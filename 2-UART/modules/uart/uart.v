==> flow/design.v <==
module uart
#(
    parameter DELAY_FRAMES = 27  
)
(
    input wire clk_i,
    input wire uart_rx_i,
    output reg rx_byte_ready_o,
    output reg [7:0] rx_data_o,
    output wire uart_tx_o,
    input wire [7:0] tx_data_i,
    input wire tx_trigger_i,
    output reg tx_complete_o = 1, 
    output reg [3:0] rx_state_debug
);
localparam HALF_DELAY_WAIT = (DELAY_FRAMES / 2);  
reg [3:0] rxState = 0;   
reg [12:0] rxCounter = 0;  
reg [2:0] rxBitNumber = 0;  
localparam RX_STATE_IDLE = 0;
localparam RX_STATE_START_BIT = 1;
localparam RX_STATE_READ_WAIT = 2;
localparam RX_STATE_READ = 3;
localparam RX_STATE_STOP_BIT = 4;
always @(posedge clk_i) begin
    rx_state_debug <= rxState;
    case (rxState)
        RX_STATE_IDLE: begin
            rx_byte_ready_o <= 0;
            if(uart_rx_i == 0) begin  
                rxState <= RX_STATE_START_BIT;
                rxCounter <= 1;
                rxBitNumber <= 0;
                rx_data_o <= 0;  
            end
        end
        RX_STATE_START_BIT: begin
            if(rxCounter >= HALF_DELAY_WAIT) begin
                rxState <= RX_STATE_READ_WAIT;
                rxCounter <= 1;
            end else
                rxCounter <= rxCounter + 1;
        end
        RX_STATE_READ_WAIT: begin
            rxCounter <= rxCounter + 1;
            if(rxCounter >= DELAY_FRAMES) begin
                rxState <= RX_STATE_READ;
                rxCounter <= 1;
            end
        end
        RX_STATE_READ: begin
            rx_data_o[rxBitNumber] <= uart_rx_i;
            if(rxBitNumber >= 7) begin
                rxState <= RX_STATE_STOP_BIT;
                rx_byte_ready_o <= 1;
            end
            else begin
                rxState <= RX_STATE_READ_WAIT;
                rxBitNumber <= rxBitNumber + 1;
                rxCounter <= rxCounter + 1;
            end
        end
        RX_STATE_STOP_BIT: begin
            if(uart_rx_i == 1) begin
                rxState <= RX_STATE_IDLE;
            end
        end  
    endcase  
end
reg [3:0] txState = 0;   
reg [12:0] txCounter;  
reg [2:0] txBitNumber;  
reg txPinRegister = 1;  
assign uart_tx_o = txPinRegister;
localparam TX_STATE_IDLE = 0;
localparam TX_STATE_START_BIT = 1;
localparam TX_STATE_SEND = 2;
localparam TX_STATE_STOP_BIT = 3;
always @(posedge clk_i) begin
    case (txState)
        TX_STATE_IDLE: begin
            if(tx_trigger_i) begin 
                txState <= TX_STATE_START_BIT;
                txPinRegister <= 0;  
                txCounter <=1;  
                txBitNumber <= 0;
                tx_complete_o <= 0;
            end
        end
        TX_STATE_START_BIT: begin
            if(txCounter >= DELAY_FRAMES) begin
                txState <= TX_STATE_SEND;
                txCounter <= 1;
            end else
                txCounter <= txCounter + 1;
        end
        TX_STATE_SEND: begin
            txPinRegister <= tx_data_i[txBitNumber];  
            if(txCounter >= DELAY_FRAMES) begin
                if(txBitNumber >= 7) begin  
                    txState <= TX_STATE_STOP_BIT;
                    txPinRegister <= 1;  
                    txCounter <= 1; 
                end else begin
                    txBitNumber <= txBitNumber + 1;
                    txCounter <= 1;
                end
            end else
                txCounter <= txCounter + 1;
        end
        TX_STATE_STOP_BIT: begin
            if(txCounter >= DELAY_FRAMES) begin
                txState <= TX_STATE_IDLE;
                txPinRegister <= 1;  
                tx_complete_o <= 1;
            end else
                txCounter <= txCounter + 1;
        end
    endcase  
end
endmodule
# == From RTL to reports: uart ==
# The steps from the RTL of uart to its reports follow in flow order.
# Lines are those of the file above, counted from 1.
# Operators carry their Yosys type and port widths (W data, S select, Z words).
# A cell with n/a has no value.
# design
top_module,uart
clk_port,clk_i
cell_library,sky130hd
lib_corner,tt_025C_1v80

# == After elaboration ==
# Counts by Yosys on the flattened word-level netlist (proc, flatten, opt, wreduce; memories kept). Register bits leave out memories and registers merged into their read ports (data or address). Print and check cells are left out. Cells with the same type and inputs are merged into one.
# bits
reg_bits,55
input_bits,11
out_inout_bits,15
word_cells,105
# classes
addsub,5
cmp,5
equal,20
shift,3
muxes,38
bitwise,3
reduce_logical,20
# ops
operator,count
$mux W13,7
$pmux W13 S4,1
$pmux W13 S3,1
$mux W4,9
$add A13 B1 Y13 const B,2
$ge A13 B5 Y1 const B,2
$ne A2 B2 Y1 const B,13
$pmux W4 S5,1
$mux W3,6
$eq A4 B2 Y1 const B,4
$pmux W8 S2,1
$pmux W4 S4,1
$reduce_and A3 Y1,5
$ge A13 B4 Y1 const B,1
$pmux W3 S2,2
$shift A1 B4 Y8,1
$shift A1 B4 Y8 const A,1
$eq A4 B1 Y1 const B,2
$logic_not A4 Y1,2
$reduce_bool A4 Y1,2
$shiftx A8 B3 Y1,1
$and A8 B8 Y8,1
$or A8 B8 Y8,1
$not A8 Y8,1
$mux W8,1
$reduce_bool A2 Y1,3
$add A3 B1 Y3 const B,2
$ge A3 B3 Y1 const B,2
# Not listed: further kinds 12, cells in them 18.

# == Logic depth ==
# Depth = most cells in a row (Yosys ltp): at word level without a register or memory, in the mapped netlist without a sequential cell, where the memories' decode and read muxes count.
# logic_depth
depth_word,6
abc_area,0
depth_mapped,7
mapped_depth_nobuf,6

# == Mapped cells and area ==
# Yosys stat after the flow's synthesis: flattened, memories mapped to cells. It holds for the ABC_AREA given above (unset counts as 0); a run with the other value may have another netlist.
# types
type,count,type_area_um2
sky130_fd_sc_hd__edfxtp_1,48,1.44E+03
sky130_fd_sc_hd__ha_1,15,187.68
sky130_fd_sc_hd__nor2_1,33,123.869
sky130_fd_sc_hd__xnor2_1,12,105.101
sky130_fd_sc_hd__xor2_1,10,87.584
sky130_fd_sc_hd__a21oi_1,17,85.082
sky130_fd_sc_hd__nand2_1,21,78.826
sky130_fd_sc_hd__dfxtp_1,3,60.058
sky130_fd_sc_hd__nand4_1,9,56.304
sky130_fd_sc_hd__a211oi_1,6,45.043
sky130_fd_sc_hd__mux4_2,2,45.043
sky130_fd_sc_hd__mux2i_1,4,40.038
sky130_fd_sc_hd__nand3_1,8,40.038
sky130_fd_sc_hd__a22oi_1,5,37.536
sky130_fd_sc_hd__and2_1,6,37.536
sky130_fd_sc_hd__inv_1,10,37.536
sky130_fd_sc_hd__nor4_1,6,37.536
sky130_fd_sc_hd__o21ai_0,6,30.029
# Not listed: further types 26, cells in them 50.
# mapped
cell_count,271
synth_area_um2,2929.1
ffs,51

# == Path before layout ==
# Source: OpenSTA report_checks on the synthesized netlist (no wires, ideal clock, input and output delay 20% of the period each), path of least setup slack; recovery checks are left aside. Register names are those of the netlist, which keeps one name where synthesis merged equal registers.
# synth_path
path_kind,reg-to-reg
from,register rxBitNumber[1]
to,register rxBitNumber[0]
clock_period_ps,2940
t_first_pin_ps,0
arrival_ps,2602
required_ps,2593
setup_slack_ps,-9
delay_ps,2949
driving_pins,7
synth_period_reached_ps,2949
# "delay_ps" = arrival - input delay + setup time.
# "driving_pins" counts driving pins, that of a launching flip-flop among them; a cell with two outputs on the path counts twice.
# "synth_period_reached_ps" = period - worst setup slack (recovery checks aside). The figure is calculated, with input and output delays left at 20% of the set period.
# Between the ends stands the longest chain of elaborated cells between them, by number of cells; it is not shown to be the way that was timed. Of several equally long chains one is given.
# Each line given opens the expression or statement behind the cell; cells for indexed reads and writes are added by Yosys, which also makes memories of some case tables.
# Only ways into the end's enable, where the timed path ends, are counted here.
# synth_via
cell_sequence,sky130_fd_sc_hd__edfxtp_1 > sky130_fd_sc_hd__ha_1 > sky130_fd_sc_hd__ha_1 > sky130_fd_sc_hd__a31oi_1 > sky130_fd_sc_hd__nor2_1 > sky130_fd_sc_hd__a211oi_1 > sky130_fd_sc_hd__a21boi_0
elab_chain_len,3
cells_between,3
lines_between,1
cone_classes,compare (1); eq/ne (1); reduce/logical (1)
# synth_rtl
element,line,text
"start, declared",19,reg [2:0] rxBitNumber = 0;
"start, assigned",33,rxBitNumber <= 0;
"start, assigned",59,rxBitNumber <= rxBitNumber + 1;
$ge A3 B3 Y1,53,if(rxBitNumber >= 7) begin
$ne A2 B2 Y1,n/a,
$reduce_and A3 Y1,n/a,
"end, assigned",33,
"end, assigned",59,
"end, declared",19,

# == Worst path after layout ==
# Path of least setup slack in the final report of flow run B (OpenROAD, finished layout, wires in). Where an end is a register, its clock arrival counts in the times.
# The path's times are printed in steps of 10 ps; the period is the one set.
# layout_path
path_kind,input-to-reg
from,input port uart_rx_i
to,register rx_data_o[5]
clock_period_ps,6270
t_first_pin_ps,1250
arrival_ps,2620
required_ps,6200
setup_slack_ps,3580
driving_pins,3
# Between the ends stands the longest chain of elaborated cells between them, by number of cells; it is not shown to be the way that was timed. Of several equally long chains one is given.
# Only ways into the end's enable, where the timed path ends, are counted here.
# layout_via
cell_sequence,sky130_fd_sc_hd__clkbuf_1 > sky130_fd_sc_hd__or3_1 > sky130_fd_sc_hd__a21oi_1
elab_chain_len,2
cells_between,2
lines_between,0
cone_classes,eq/ne (1); reduce/logical (1)
# layout_rtl
element,line,text
"start, declared",7,"input wire uart_rx_i,"
$ne A2 B2 Y1,n/a,
$reduce_and A2 Y1,n/a,
"end, assigned",34,rx_data_o <= 0;
"end, assigned",52,rx_data_o[rxBitNumber] <= uart_rx_i;
"end, declared",9,"output reg [7:0] rx_data_o,"

# Below are 2 stored runs of the flow (Yosys, OpenROAD; platform sky130hd) on uart, each with its settings and what was measured, unordered. Constraints: input delay and output delay 20% of the set period each, output load 0.01 pF.
# "timing.achieved_period_ps": clock period set for the run, less the worst setup slack. It is reckoned from that one timing run; input and output delays stay at 20% of the period that was set.
# "power_total_mw": no workload was simulated; the value follows from the tool's default switching activity.
# Settings: . = not set for that run.
# Among the results, . means that no value is shown for the run.
run,period_ns,CORE_UTILIZATION,SETUP_SLACK_MARGIN,PLACE_DENSITY_LB_ADDON,CORE_MARGIN,CELL_PAD_IN_SITES_DETAIL_PLACEMENT,ABC_AREA,GPL_TIMING_DRIVEN,GPL_ROUTABILITY_DRIVEN,CAP_MARGIN,SLEW_MARGIN,HOLD_SLACK_MARGIN,MIN_ROUTING_LAYER,die_um2,timing.achieved_period_ps,timing.setup.ws_ps,final_setup_tns_ps,yosys.chip_area_um2,power_total_mw,layout_utilization_pct
flow run A,5.79,57,1.4,0.15,9,2,1,1,1,20,20,.,.,.,.,.,.,.,.,.
flow run B,6.27,18,1.18,0.07,4,.,.,0,1,20,20,0.26,met1,18377.9,2687,3583,0,2929.1,1.957,22.8
# Flow run A: not finished: placement ended with error DPL-0033
